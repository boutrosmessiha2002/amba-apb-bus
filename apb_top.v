==> flow/design.v <==
module apb_top #(parameter ADDRESS=8, parameter DATA =8, parameter LOCATION=64)(
input PCLK,PRESETn,transfer,READ_WRITE,
input [ADDRESS-1:0] apb_write_paddr,apb_read_paddr,
input [DATA-1:0] apb_write_data,
output [DATA-1:0] apb_read_data_out);
wire PWRITE;
wire PREADY;
wire PSEL1;
wire PENABLE;
wire [ADDRESS-1:0] paddr;
wire [DATA-1:0] pwdata,prdata;
master_apb #(.ADDR_WIDTH(ADDRESS),.DATA_WIDTH(DATA)) master(
.PCLK(PCLK),
.PRESETn(PRESETn),
.apb_write_paddr(apb_write_paddr),
.apb_write_data(apb_write_data),
.apb_read_paddr(apb_read_paddr),
.READ_WRITE(READ_WRITE),
.PREADY(PREADY),
.transfer(transfer),
.PRDATA(prdata),
.PWRITE(PWRITE),
.PSEL(PSEL1),
.PENABLE(PENABLE),
.PADDR(paddr),
.PWDATA(pwdata),
.apb_read_data_out(apb_read_data_out));
RAM_slave #(.ADDRESS(ADDRESS),.DATA(DATA), .LOCATION(LOCATION)) slave_dut (
.PWRITE(PWRITE),
.PCLK(PCLK),
.PRESETn(PRESETn),
.PSEL1(PSEL1),
.PENABLE(PENABLE),
.paddr(paddr),
.pwdata(pwdata),
.prdata(prdata),
.PREADY(PREADY)
);
endmodule
module master_apb #(parameter ADDR_WIDTH=8, parameter DATA_WIDTH =8, parameter STATE=2 )(
input PCLK,
input PRESETn,
input [ADDR_WIDTH-1:0] apb_write_paddr,
input [DATA_WIDTH-1:0] apb_write_data,
input [ADDR_WIDTH-1:0] apb_read_paddr,
input READ_WRITE,
input PREADY,
input transfer,
input [DATA_WIDTH-1:0] PRDATA,
output PWRITE,
output reg PSEL,
output reg PENABLE,
output [ADDR_WIDTH-1:0] PADDR,
output reg[DATA_WIDTH-1:0] PWDATA,
output reg [DATA_WIDTH-1:0] apb_read_data_out
);
parameter IDLE=2'b00;
parameter SETUP=2'b01;
parameter ACCESS=2'b11;
reg [STATE-1:0] current_state,next_state;
wire [DATA_WIDTH-1:0] temp_read;
always @(posedge PCLK or negedge PRESETn)
begin
if(!PRESETn)
current_state<=IDLE;
else
current_state<=next_state;
end
always @(*)
begin
case (current_state)
IDLE: 
begin
if(transfer==1'b1)
next_state=SETUP;
else
next_state=IDLE;
end
SETUP:
begin
next_state=ACCESS;
end
ACCESS:
begin
if(PREADY==1'b1&&transfer==1'b1)
next_state=SETUP;
else if(PREADY==1'b1&&transfer==1'b0)
next_state=IDLE;
else
next_state=ACCESS;
end
default:
next_state=IDLE;
endcase
end
always@(*)
begin
PWDATA='b0;
case(current_state)
IDLE:
begin
PSEL=1'b0;
PENABLE=1'b0;
end
SETUP:
begin
PSEL=1'b1;
PENABLE=1'b0;
PWDATA=apb_write_data;
end
ACCESS:
begin
PSEL=1'b1;
PENABLE=1'b1;
PWDATA=apb_write_data;
end
default:
begin
PSEL=1'b0;
PENABLE=1'b0;
end
endcase
end
always @(posedge PCLK or negedge PRESETn)
begin
if(!PRESETn)
apb_read_data_out<='b0;
else if (current_state==ACCESS && PWRITE==1'b0)
apb_read_data_out<=PRDATA;
end
assign PWRITE=READ_WRITE;
assign PADDR= READ_WRITE?apb_write_paddr:apb_read_paddr;
endmodule
module RAM_slave #(parameter ADDRESS=8, parameter DATA=8, parameter LOCATION=64, parameter STATES=3)(
input PWRITE,PCLK,PRESETn,
input PSEL1,
input PENABLE,
input [ADDRESS-1:0] paddr,
input [DATA-1:0] pwdata,
output reg [DATA-1:0] prdata,
output reg PREADY
);
parameter IDLE=2'b00;
parameter TRANSFER=2'b01;
parameter WRITE=2'b11;
parameter READ=2'b10;
reg [STATES-1:0] current_state,next_state;
reg [DATA-1:0] memory [0:LOCATION-1];
integer i;
always @(posedge PCLK or negedge PRESETn )
begin
if(!PRESETn)
current_state<=IDLE;
else
current_state<=next_state;
end
always @(*)
begin
case (current_state)
IDLE: 
if(PSEL1==1'b1)
next_state=TRANSFER;
else 
next_state=IDLE;
TRANSFER:
next_state=IDLE;
default:
next_state=IDLE;
endcase
end
always @(*)
if(!PRESETn)
begin
prdata='b0;
PREADY=1'b0;
end
else
begin
    case(current_state)
    IDLE:
    begin
        prdata='b0;
        PREADY=1'b0;
    end
    TRANSFER:
    begin
        PREADY=1'b1;
	if(PWRITE==1'b0)
	prdata=memory[paddr];	
        else
	 prdata='b0;
    end
default:
begin
prdata='b0;
        PREADY=1'b0;
end
    endcase
end
always @(posedge PCLK or negedge PRESETn)
begin
if(!PRESETn)
begin
    for(i=0;i<LOCATION;i=i+1)
    memory[i]<='b0;
end
else if(current_state==TRANSFER&&PWRITE==1'b1)
memory[paddr]<=pwdata;
end
endmodule
* Tool chain data of apb_top
What the tools print for apb_top, step after step.
Lines are those of the file above, counted from 1.
Operators carry their Yosys type and port widths (W data, S select, Z words).
Library cell names are shortened.
A cell with n/a has no value.
- Top module :: apb_top
- Clock :: PCLK
- Standard-cell library :: sky130hd
- Timing corner :: tt_025C_1v80

* Elaborated design
Yosys after proc, flatten, opt, wreduce and memory -nomap, before mapping. Print and check cells are not counted.
- Register bits :: 525
- Latch bits :: 0
- RAM bits :: 0
- ROM bits :: 0
- Word width x clocked read ports :: 0
- Memories kept :: 0
- Input bits :: 28
- Output and inout bits :: 8
- $add $sub $neg :: 0
- Multipliers :: 0
- Divide/modulo/power cells :: 0
- Magnitude comparators :: 0
- Eq/ne operators :: 67
- Shifts and indexed selects :: 0
- Multiplexer cells :: 15
- Bitwise operators :: 2
- Reductions and logical operators :: 72
** Operators by type and width (number)
- $pmux W8 S64 :: 1
- $eq A6 B6 Y1 const B :: 32
- $reduce_and A2 Y1 :: 64
- $eq A6 B5 Y1 const B :: 16
- $eq A6 B4 Y1 const B :: 8
- $mux W8 :: 4
- $eq A6 B3 Y1 const B :: 4
- $eq A6 B2 Y1 const B :: 2
- $eq A3 B1 Y1 const B :: 2
- $eq A6 B1 Y1 const B :: 1
- $logic_not A6 Y1 :: 1
- $pmux W2 S3 :: 1
- $mux W6 :: 1
- $mux W1 :: 5
- $logic_and A1 B1 Y1 :: 4
- $mux W2 :: 2
- $logic_not A3 Y1 :: 1
- $mux W3 :: 1
- $not A1 Y1 :: 2
- $eq A2 B1 Y1 const B :: 1
- $eq A2 B2 Y1 const B :: 1
- $logic_not A2 Y1 :: 1
- $reduce_or A2 Y1 :: 1

* Depth
Depth = most cells in a row (Yosys ltp): at word level without a register or memory, in the mapped netlist without a sequential cell, where the memories' decode and read muxes count.
- Depth in word-level cells :: 7
- ABC_AREA :: 0
- Gate-level depth with buffers :: 12
- Depth with buffers taken out :: 7

* After synthesis
Source: synth_stat.txt of the flow (Yosys; design flattened, memories mapped). It holds for the ABC_AREA given above (unset counts as 0); a run with the other value may have another netlist.
** Cell types (number)
- dfrtp_1 :: 523
- o21ai_0 :: 485
- nand2_1 :: 565
- a22oi_1 :: 74
- clkbuf_1 :: 146
- mux2_2 :: 48
- a32oi_1 :: 58
- nand3_1 :: 85
- a32o_1 :: 35
- nand4_1 :: 38
- a22o_1 :: 23
- and2_1 :: 30
- buf_2 :: 37
- a221oi_1 :: 17
- and3_1 :: 19
- a222oi_1 :: 9
- nor2_1 :: 23
- o22ai_1 :: 13
Not listed: further types 40, cells in them 136.
- Cell count :: 2364
- Synthesis area :: 22947.0 um2
- Sequential part of the area :: 13140.1 um2
- Mapped flip-flops :: 525
By module: a second synthesis without flattening, with its own total; a netlist apart from the flattened one above.
- Cell total of the unflattened synthesis :: 1772
- Area total of the unflattened synthesis :: 23685.2 um2
Rows give one instance, submodules left out.
** By module
- RAM_slave :: times used 1, cells 1726, area 23067.1 um2
- master_apb :: times used 1, cells 46, area 618.1 um2
- apb_top :: times used 1, cells 0, area 0.0 um2

* Path before layout
Source: OpenSTA report_checks on the synthesized netlist (no wires, ideal clock, input and output delay 20% of the period each), path of least setup slack; recovery checks are left aside. Register names are those of the netlist, which keeps one name where synthesis merged equal registers.
- Path kind :: input to register
- From :: input READ_WRITE
- To :: register slave_dut.memory[41][0]
- Period :: 3860 ps
- External input delay :: 772 ps
- Library setup time :: 125 ps
- Launch time at the first pin :: 772 ps
- Data arrival time :: 2644 ps
- Required time :: 3735 ps
- Setup slack :: 1091 ps
- Path delay :: 1997 ps
- Stages on the path :: 9
- Period reached after synthesis :: 2769 ps
"path delay" = arrival - input delay + setup time.
"stages on the path": output pins that drive a net of the path, with the launching flip-flop's if there is one; two outputs of one cell count as two.
"period reached after synthesis" = period - worst setup slack (recovery checks aside). The figure is calculated, with input and output delays left at 20% of the set period.
Between the ends stands the longest chain of elaborated cells between them, by number of cells; it is not shown to be the way that was timed. Of several equally long chains one is given.
Each line given opens the expression or statement behind the cell; cells for indexed reads and writes are added by Yosys, which also makes memories of some case tables.
- Cells stage by stage :: buf_6 -> or3b_1 -> nand2_1 -> buf_2 -> buf_6 -> buf_4 -> nand2_1 -> nor2_2 -> mux2_2
- Length of the longest elaborated chain :: 3
** Ends and longest elaborated chain, post-synthesis
- from (decl) :: RTL line 2 : input PCLK,PRESETn,transfer,READ_WRITE,
- $mux W6 :: RTL line 132 : assign PADDR= READ_WRITE?apb_write_paddr:apb_read_paddr;
- $eq A6 B6 Y1 :: RTL line 208 : memory[paddr]<=pwdata;
- $reduce_and A2 Y1
- to (assign) :: RTL line 205 : memory[i]<='b0;
- to (assign) :: RTL line 208
- to (decl) :: RTL line 148 : reg [DATA-1:0] memory [0:LOCATION-1];

Lab notebook: apb_top

Record of 2 stored runs of the RTL-to-layout flow on apb_top, platform sky130hd. The runs are unordered. Constraints: input delay and output delay 20% of the set period each, output load 0.01 pF.

* Flow run A
** Files
==> flow/run.sh <==
#!/bin/bash
# the make line also repeats the synthesis and layout settings of config.mk as NAME=value (left out here)
make -C /OpenROAD-flow-scripts/flow DESIGN_CONFIG=/design/flow/config.mk WORK_HOME=/design/flow/orfs CLKGATE_MAP_FILE= finish
==> flow/config.mk <==
export PLATFORM = sky130hd
export DESIGN_NAME = apb_top
export DESIGN_NICKNAME = apb_top
export VERILOG_FILES = /design/flow/design.v
export SDC_FILE = /design/flow/constraint.sdc
export NUM_CORES = 4
export LEC_CHECK = 0
export CAP_MARGIN = 20
export CELL_PAD_IN_SITES_DETAIL_PLACEMENT = 2
export CELL_PAD_IN_SITES_GLOBAL_PLACEMENT = 1
export CORE_ASPECT_RATIO = 0.96
export CORE_MARGIN = 2
export CORE_UTILIZATION = 69
export CTS_CLUSTER_SIZE = 88
export GPL_ROUTABILITY_DRIVEN = 1
export GPL_TIMING_DRIVEN = 1
export HOLD_SLACK_MARGIN = -0.08
export MIN_ROUTING_LAYER = met2
export PLACE_DENSITY_LB_ADDON = 0.25
export SETUP_SLACK_MARGIN = 0.26
export SLEW_MARGIN = 40
==> flow/constraint.sdc <==
create_clock -name core_clock -period 1.61 [get_ports {PCLK}]
set_input_delay 0.3220 -clock core_clock [delete_from_list [all_inputs] [get_ports {PCLK}]]
set_output_delay 0.3220 -clock core_clock [all_outputs]
set_load 0.01 [all_outputs]
** Results
No final report: placement broke off with FLW-0024.

* Flow run B
** Files
==> flow/run.sh <==
#!/bin/bash
# the make line also repeats the synthesis and layout settings of config.mk as NAME=value (left out here)
make -C /OpenROAD-flow-scripts/flow DESIGN_CONFIG=/design/flow/config.mk WORK_HOME=/design/flow/orfs CLKGATE_MAP_FILE= finish
==> flow/config.mk <==
export PLATFORM = sky130hd
export DESIGN_NAME = apb_top
export DESIGN_NICKNAME = apb_top
export VERILOG_FILES = /design/flow/design.v
export SDC_FILE = /design/flow/constraint.sdc
export NUM_CORES = 4
export LEC_CHECK = 0
export ABC_AREA = 1
export CAP_MARGIN = 10
export CELL_PAD_IN_SITES_DETAIL_PLACEMENT = 2
export CORE_ASPECT_RATIO = 1.4
export CORE_MARGIN = 2
export CORE_UTILIZATION = 49
export CTS_CLUSTER_DIAMETER = 57
export CTS_CLUSTER_SIZE = 55
export PLACE_DENSITY = 0.88
export SETUP_SLACK_MARGIN = 0.36
export SLEW_MARGIN = 20
==> flow/constraint.sdc <==
create_clock -name core_clock -period 3.85 [get_ports {PCLK}]
set_input_delay 0.7700 -clock core_clock [delete_from_list [all_inputs] [get_ports {PCLK}]]
set_output_delay 0.7700 -clock core_clock [all_outputs]
set_load 0.01 [all_outputs]
** Results
No final report: placement broke off with DPL-0033.
